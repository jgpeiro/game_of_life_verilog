==> flow/design.v <==
module lfsr(
    input   i_rst_n,            
    input   i_clk,              
    output reg o_data           
);
    reg [31:0] cnt;             
    always @(posedge i_clk or negedge i_rst_n)
    begin
        if( !i_rst_n ) begin
            cnt <= 0;            
            o_data <= 0;         
        end else begin
            cnt <= {cnt[30:0], cnt[0] ^ cnt[22] ^ cnt[30] ^ cnt[31]};
            o_data <= cnt[0];    
        end
    end
endmodule
---- From RTL to reports: lfsr ----
Tool output for the design above, in the order of the flow.
Lines are those of the file above, counted from 1.
Library cell names are shortened.
A cell with -- has no value.
set-up
  top ..................................... lfsr
  clock ................................... i_clk
  standard-cell library ................... sky130hd
  timing corner ........................... tt_025C_1v80

---- Elaborated design ----
Counts by Yosys on the flattened word-level netlist (proc, flatten, opt, wreduce; memories kept). Register bits leave out memories and registers merged into their read ports (data or address); mux counts leave out enables and synchronous resets folded into registers. Print and check cells are left out. Cells with the same type and inputs are merged into one.
bit counts
  flip-flop bits (word level) ............. 33
  bits of input ports ..................... 2
  output and inout bits ................... 1
  elaborated cells ........................ 5
cells by class
  bitwise operators ....................... 3
operators with widths
  kind               count
  bitwise XOR 1 bit  3

---- Logic depth ----
Depth = most cells in a row (Yosys ltp): at word level without a register or memory, in the mapped netlist without a sequential cell, where the memories' decode and read muxes count.
depth
  word-level depth ........................ 3
  ABC_AREA ................................ 0
  mapped depth ............................ 2
  depth with buffers taken out ............ 2

---- Synthesis result ----
The flow's flattened synthesis, as Yosys stat reports it; memories are mapped. The netlist is that of the ABC_AREA named above (0 if unset); the other value can give another one.
synthesis totals
  cells in the netlist .................... 35
  cell area after synthesis ............... 827.0 µm²
  sequential part of the area ............. 800.8 µm²
  flip-flops .............................. 32
  buffer cells ............................ 0
cells by type
  type     count  area in all (µm²)
  dfrtp_1  32     800.768
  xnor2_1  2      17.517
  xor2_1   1      8.758

---- Timing after synthesis ----
Source: OpenSTA report_checks on the synthesized netlist (no wires, ideal clock, input and output delay 20% of the period each), path of least setup slack; recovery checks are left aside. Register names are those of the netlist, which keeps one name where synthesis merged equal registers.
timing post-synthesis
  path kind ............................... reg-to-reg
  start point ............................. register cnt[0]
  end point ............................... register cnt[0]
  clock period ............................ 0.888 ns
  library setup time ...................... 0.125 ns
  launch time at the first pin ............ 0.000 ns
  arrival ................................. 0.638 ns
  data required time ...................... 0.763 ns
  slack ................................... 0.125 ns
  delay of the path ....................... 0.763 ns
  stages .................................. 3
  buffers on the path ..................... 0
  synthesis period reached ................ 0.763 ns
"delay of the path" = arrival - input delay + setup time.
"stages" counts driving pins, that of a launching flip-flop among them; a cell with two outputs on the path counts twice.
"synthesis period reached" is the clock period less the worst setup slack; recovery checks do not enter. This is arithmetic on one report: input and output delays are still those of the set period (20% each).
The rows between start and end are the longest chain of elaborated cells between them; the timing report does not say that the signal goes this way. Where chains are equally long, one stands for them.
Each line given opens the expression or statement behind the cell; cells for indexed reads and writes are added by Yosys, which also makes memories of some case tables.
on the way, post-synthesis
  path through ............................ dfrtp_1 -> xor2_1 -> xnor2_1
  length of the longest elaborated chain .. 3
  elaborated cells on any way between the ends .. 3
  RTL lines with such cells ............... 1
  classes of those cells .................. 3 x logic
RTL lines, path post-synthesis
  what                  line  text
  start: declaration    6     reg [31:0] cnt;
  start: assignment     10    cnt <= 0;
  start: assignment     13    cnt <= {cnt[30:0], cnt[0] ^ cnt[22] ^ cnt[30] ^ cnt[31]};
  bitwise XOR 1 bit x3  13
  end: assignment       10
  end: assignment       13
  end: declaration      6

---- Path in the finished layout ----
Path of least setup slack in the final report of flow run 1 (OpenROAD, finished layout, wires in). Where an end is a register, its clock arrival counts in the times.
timing after layout
  path kind ............................... reg-to-output
  start point ............................. register (no name shown)
  end point ............................... output o_data
  clock period ............................ 0.742 ns
  output delay ............................ 0.15 ns
  launch time at the first pin ............ 0.27 ns
  arrival ................................. 0.80 ns
  data required time ...................... 0.59 ns
  slack ................................... -0.20 ns
  stages .................................. 2
  buffers on the path ..................... 1
on the way, after layout
  path through ............................ dfrtp_1 -> buf_2
RTL lines, path after layout
  what              line  text
  end: declaration  4     output reg o_data
No chain of elaborated cells between the ends is given.

--- measured runs ---
Below are 2 stored runs of the flow (Yosys, OpenROAD; platform sky130hd) on lfsr, each with its settings and what was measured, unordered. Constraints: input delay and output delay 20% of the set period each, output load 0.01 pF.
"period reached" = clock period - worst setup slack. The figure is calculated, with input and output delays left at 20% of the set period.
"time used up by the worst setup path" = time allowed to the worst setup path (clock period - input delay - output delay, where it has them) - its slack; a late launch clock adds to it, a late capture clock takes from it.
"total power of the final layout" is the tool's figure for a default switching activity; nothing was simulated.

======== flow run 1 ========
==> flow/run.sh <==
#!/bin/bash
# the make line also repeats the synthesis and layout settings of config.mk as NAME=value (left out here)
make -C /OpenROAD-flow-scripts/flow DESIGN_CONFIG=/design/flow/config.mk WORK_HOME=/design/flow/orfs CLKGATE_MAP_FILE= finish
==> flow/config.mk <==
export PLATFORM = sky130hd
export DESIGN_NAME = lfsr
export DESIGN_NICKNAME = lfsr
export VERILOG_FILES = /design/flow/design.v
export SDC_FILE = /design/flow/constraint.sdc
export NUM_CORES = 4
export LEC_CHECK = 0
export CAP_MARGIN = 20
export CORE_ASPECT_RATIO = 0.55
export CORE_MARGIN = 2
export CORE_UTILIZATION = 26
export PLACE_DENSITY_LB_ADDON = 0.23
export SLEW_MARGIN = 20
export TNS_END_PERCENT = 40
==> flow/constraint.sdc <==
create_clock -name core_clock -period 0.742 [get_ports {i_clk}]
set_input_delay 0.1484 -clock core_clock [delete_from_list [all_inputs] [get_ports {i_clk}]]
set_output_delay 0.1484 -clock core_clock [all_outputs]
set_load 0.01 [all_outputs]

-------- measured, flow run 1 --------
  full die area ........................... 3668.3 µm²
  total power of the final layout ......... 0.003097 W
  post-synthesis cell area ................ 827.0 µm²
  standard-cell area after layout ......... 1019.7 µm²
  utilization of the finished layout ...... 33.1 %
  sum of negative setup slack ............. -0.273 ns
  worst setup slack after layout .......... -0.204 ns
  period reached .......................... 0.946 ns
  time used up by the worst setup path .... 0.80 ns
  type of the worst setup path ............ reg-to-output

======== flow run 2 ========
==> flow/run.sh <==
#!/bin/bash
# the make line also repeats the synthesis and layout settings of config.mk as NAME=value (left out here)
make -C /OpenROAD-flow-scripts/flow DESIGN_CONFIG=/design/flow/config.mk WORK_HOME=/design/flow/orfs CLKGATE_MAP_FILE= finish
==> flow/config.mk <==
export PLATFORM = sky130hd
export DESIGN_NAME = lfsr
export DESIGN_NICKNAME = lfsr
export VERILOG_FILES = /design/flow/design.v
export SDC_FILE = /design/flow/constraint.sdc
export NUM_CORES = 4
export LEC_CHECK = 0
export CAP_MARGIN = 40
export CORE_MARGIN = 2
export CORE_UTILIZATION = 62
export CTS_CLUSTER_DIAMETER = 190
export MIN_ROUTING_LAYER = met1
export PLACE_DENSITY = 0.56
export SETUP_SLACK_MARGIN = -0.0
export SLEW_MARGIN = 20
export TNS_END_PERCENT = 40
==> flow/constraint.sdc <==
create_clock -name core_clock -period 1.29 [get_ports {i_clk}]
set_input_delay 0.2580 -clock core_clock [delete_from_list [all_inputs] [get_ports {i_clk}]]
set_output_delay 0.2580 -clock core_clock [all_outputs]
set_load 0.01 [all_outputs]

-------- measured, flow run 2 --------
  full die area ........................... 1642.3 µm²
  total power of the final layout ......... 0.001603 W
  post-synthesis cell area ................ 827.0 µm²
  standard-cell area after layout ......... 952.2 µm²
  utilization of the finished layout ...... 75.0 %
  sum of negative setup slack ............. 0.000 ns
  worst setup slack after layout .......... 0.095 ns
  period reached .......................... 1.195 ns
  time used up by the worst setup path .... 0.94 ns
  type of the worst setup path ............ reg-to-output
--- end ---
