==> flow/design.v <==
module vga (
    input i_rst,                
    input i_clk,                
    output wire o_dclk,         
    output wire o_hsync,        
    output wire o_vsync,        
    output wire o_de,           
    output wire [8:0] o_x,      
    output wire [8:0] o_y       
);
    parameter HLOW = 4;         
    parameter HBP  = 40;        
    parameter HACT = 480;       
    parameter HFP  = 8;         
    parameter VLOW = 4;         
    parameter VBP  = 12;        
    parameter VACT = 272;       
    parameter VFP  = 8;         
    parameter HA = HLOW;        
    parameter HB = HLOW + HBP;  
    parameter HC = HLOW + HBP + HACT;  
    parameter HD = HLOW + HBP + HACT + HFP;  
    parameter VA = VLOW;        
    parameter VB = VLOW + VBP;  
    parameter VC = VLOW + VBP + VACT;  
    parameter VD = VLOW + VBP + VACT + VFP;  
    reg [9:0] hcnt;             
    reg [9:0] vcnt;             
    always @(posedge i_clk or posedge i_rst) begin
        if( i_rst ) begin
            hcnt <= 0;           
            vcnt <= 0;           
        end else begin
            if( hcnt < HD-1 ) begin
                hcnt <= hcnt + 1'b1;  
            end else begin
                hcnt <= 0;        
                if( vcnt < VD-1 ) begin
                    vcnt <= vcnt + 1'b1;  
                end else begin
                    vcnt <= 0;    
                end
            end
        end
    end
    assign o_dclk   = !i_clk;
    assign o_hsync  = ( hcnt < HA )? 1'b0 : 1'b1;
    assign o_vsync  = ( vcnt < VA )? 1'b0 : 1'b1;
    assign o_de     = ( (HB <= hcnt && hcnt < HC) &&
                        (VB <= vcnt && vcnt < VC) )? 1'b1 : 1'b0;
    assign o_x      = ( o_de == 1'b1 )? hcnt[8:0] - HB[8:0] : 1'b0;
    assign o_y      = ( o_de == 1'b1 )? vcnt[8:0] - VB[8:0] : 1'b0;
endmodule
# Reports on vga
# Tool output for the design above, in the order of the flow.
# Line numbers count from 1 in the design file above.
# Operators: Yosys type, input widths -> output width; for muxes data width and select width s.
# Not given: -
dict set report setup {
  design {vga}
  clk_port {i_clk}
  cell_library {sky130hd}
  corner {tt_025C_1v80}
}

# Elaborated design
# Yosys after proc, flatten, opt, wreduce and memory -nomap, before mapping. Enables and synchronous resets that opt folds into registers are not counted as muxes. Memory bits, and registers merged into a memory's read port (data or address), are not among the register bits. Print and check cells are not counted. Equal cells are merged and count once.
dict set report bits {
  input_bits 2
  output_inout_bits 22
  word_cells 25
  regBits 20
}
dict set report classes {
  n_reduce_logical 4
  addsub 4
  mux 7
  n_cmp 8
}
# op n
set ops {}
lappend ops {{$add 10x1->10 const B} 2}
lappend ops {{$lt 10x10->1 const B} 2}
lappend ops {{$lt 10x3->1 const B} 2}
lappend ops {{$lt 10x9->1 const B} 2}
lappend ops {{$mux 10} 2}
lappend ops {{$mux 9} 2}
lappend ops {{$le 5x10->1 const A} 1}
lappend ops {{$le 6x10->1 const A} 1}
lappend ops {{$sub 9x5->9 const B} 1}
lappend ops {{$sub 9x6->9 const B} 1}
lappend ops {{$logic_and 1x1->1} 3}
lappend ops {{$mux 1} 3}
lappend ops {{$logic_not 1->1} 1}

# Depth
# Longest topological path by Yosys (ltp), each cell counted once; first at word level (registers and memories cut), then after technology mapping (sequential cells cut; the memories' decode and read muxes count).
dict set report depth {
  ltp_word 5
  abc_area 0
  mapped_depth 9
  mapped_depth_nobuf 8
}

# After synthesis
# Yosys stat after the flow's synthesis: flattened, memories mapped to cells. It holds for the ABC_AREA given above (unset counts as 0); a run with the other value may have another netlist.
# Totals and module areas in this step are rounded.
dict set report mapped {
  buffers 10
  ffs 20
  mapped_cells 175
  sequential_area_um2 500
  synth_area_um2 1450
}
# cell n type_area_um2
set by_type {}
lappend by_type {sky130_fd_sc_hd__dfrtp_1 20 500.48}
lappend by_type {sky130_fd_sc_hd__ha_1 13 162.656}
lappend by_type {sky130_fd_sc_hd__nor2_1 29 108.854}
lappend by_type {sky130_fd_sc_hd__xor2_1 8 70.067}
lappend by_type {sky130_fd_sc_hd__o21ai_0 12 60.058}
lappend by_type {sky130_fd_sc_hd__nand2_1 15 56.304}
lappend by_type {sky130_fd_sc_hd__xnor2_1 6 52.55}
lappend by_type {sky130_fd_sc_hd__inv_1 12 45.043}
lappend by_type {sky130_fd_sc_hd__a21oi_1 8 40.038}
lappend by_type {sky130_fd_sc_hd__buf_6 3 33.782}
lappend by_type {sky130_fd_sc_hd__and2_1 5 31.28}
lappend by_type {sky130_fd_sc_hd__nand4_1 4 25.024}
lappend by_type {sky130_fd_sc_hd__nand3_1 4 20.019}
lappend by_type {sky130_fd_sc_hd__nor3_1 4 20.019}
lappend by_type {sky130_fd_sc_hd__o2bb2ai_1 2 17.517}
lappend by_type {sky130_fd_sc_hd__a21o_1 2 15.014}
lappend by_type {sky130_fd_sc_hd__clkbuf_1 4 15.014}
lappend by_type {sky130_fd_sc_hd__a31oi_1 2 12.512}
# Other cell types: 19; their cells: 22.

# 2 stored runs of vga in the flow (synthesis by Yosys, layout by OpenROAD, sky130hd cells), in arbitrary order. Constraints: input delay and output delay 20% of the set period each, output load 0.01 pF.
# Measured values are rounded.
run="run A" settings period_ns=3.09 SETUP_SLACK_MARGIN=0.59 CAP_MARGIN=20 CORE_MARGIN=2 CORE_UTILIZATION=40 SLEW_MARGIN=20
run="run A" outcome="incomplete, clock tree synthesis halted on a tool error"
run="run B" settings period_ns=4.82 CORE_UTILIZATION=16 SETUP_SLACK_MARGIN=1.15 PLACE_DENSITY_LB_ADDON=0.17 CORE_ASPECT_RATIO=1.39 GPL_ROUTABILITY_DRIVEN=0 CTS_CLUSTER_SIZE=33 SLEW_MARGIN=30 CAP_MARGIN=20 CORE_MARGIN=2
run="run B" results yosys.chip_area_um2=1450 design_die_area_um2=9850 layout_stdcell_area_um2=1990 finish.utilization_pct=22.3 timing.setup.ws_ns=1.06 hold_worst_slack_ns=0.490
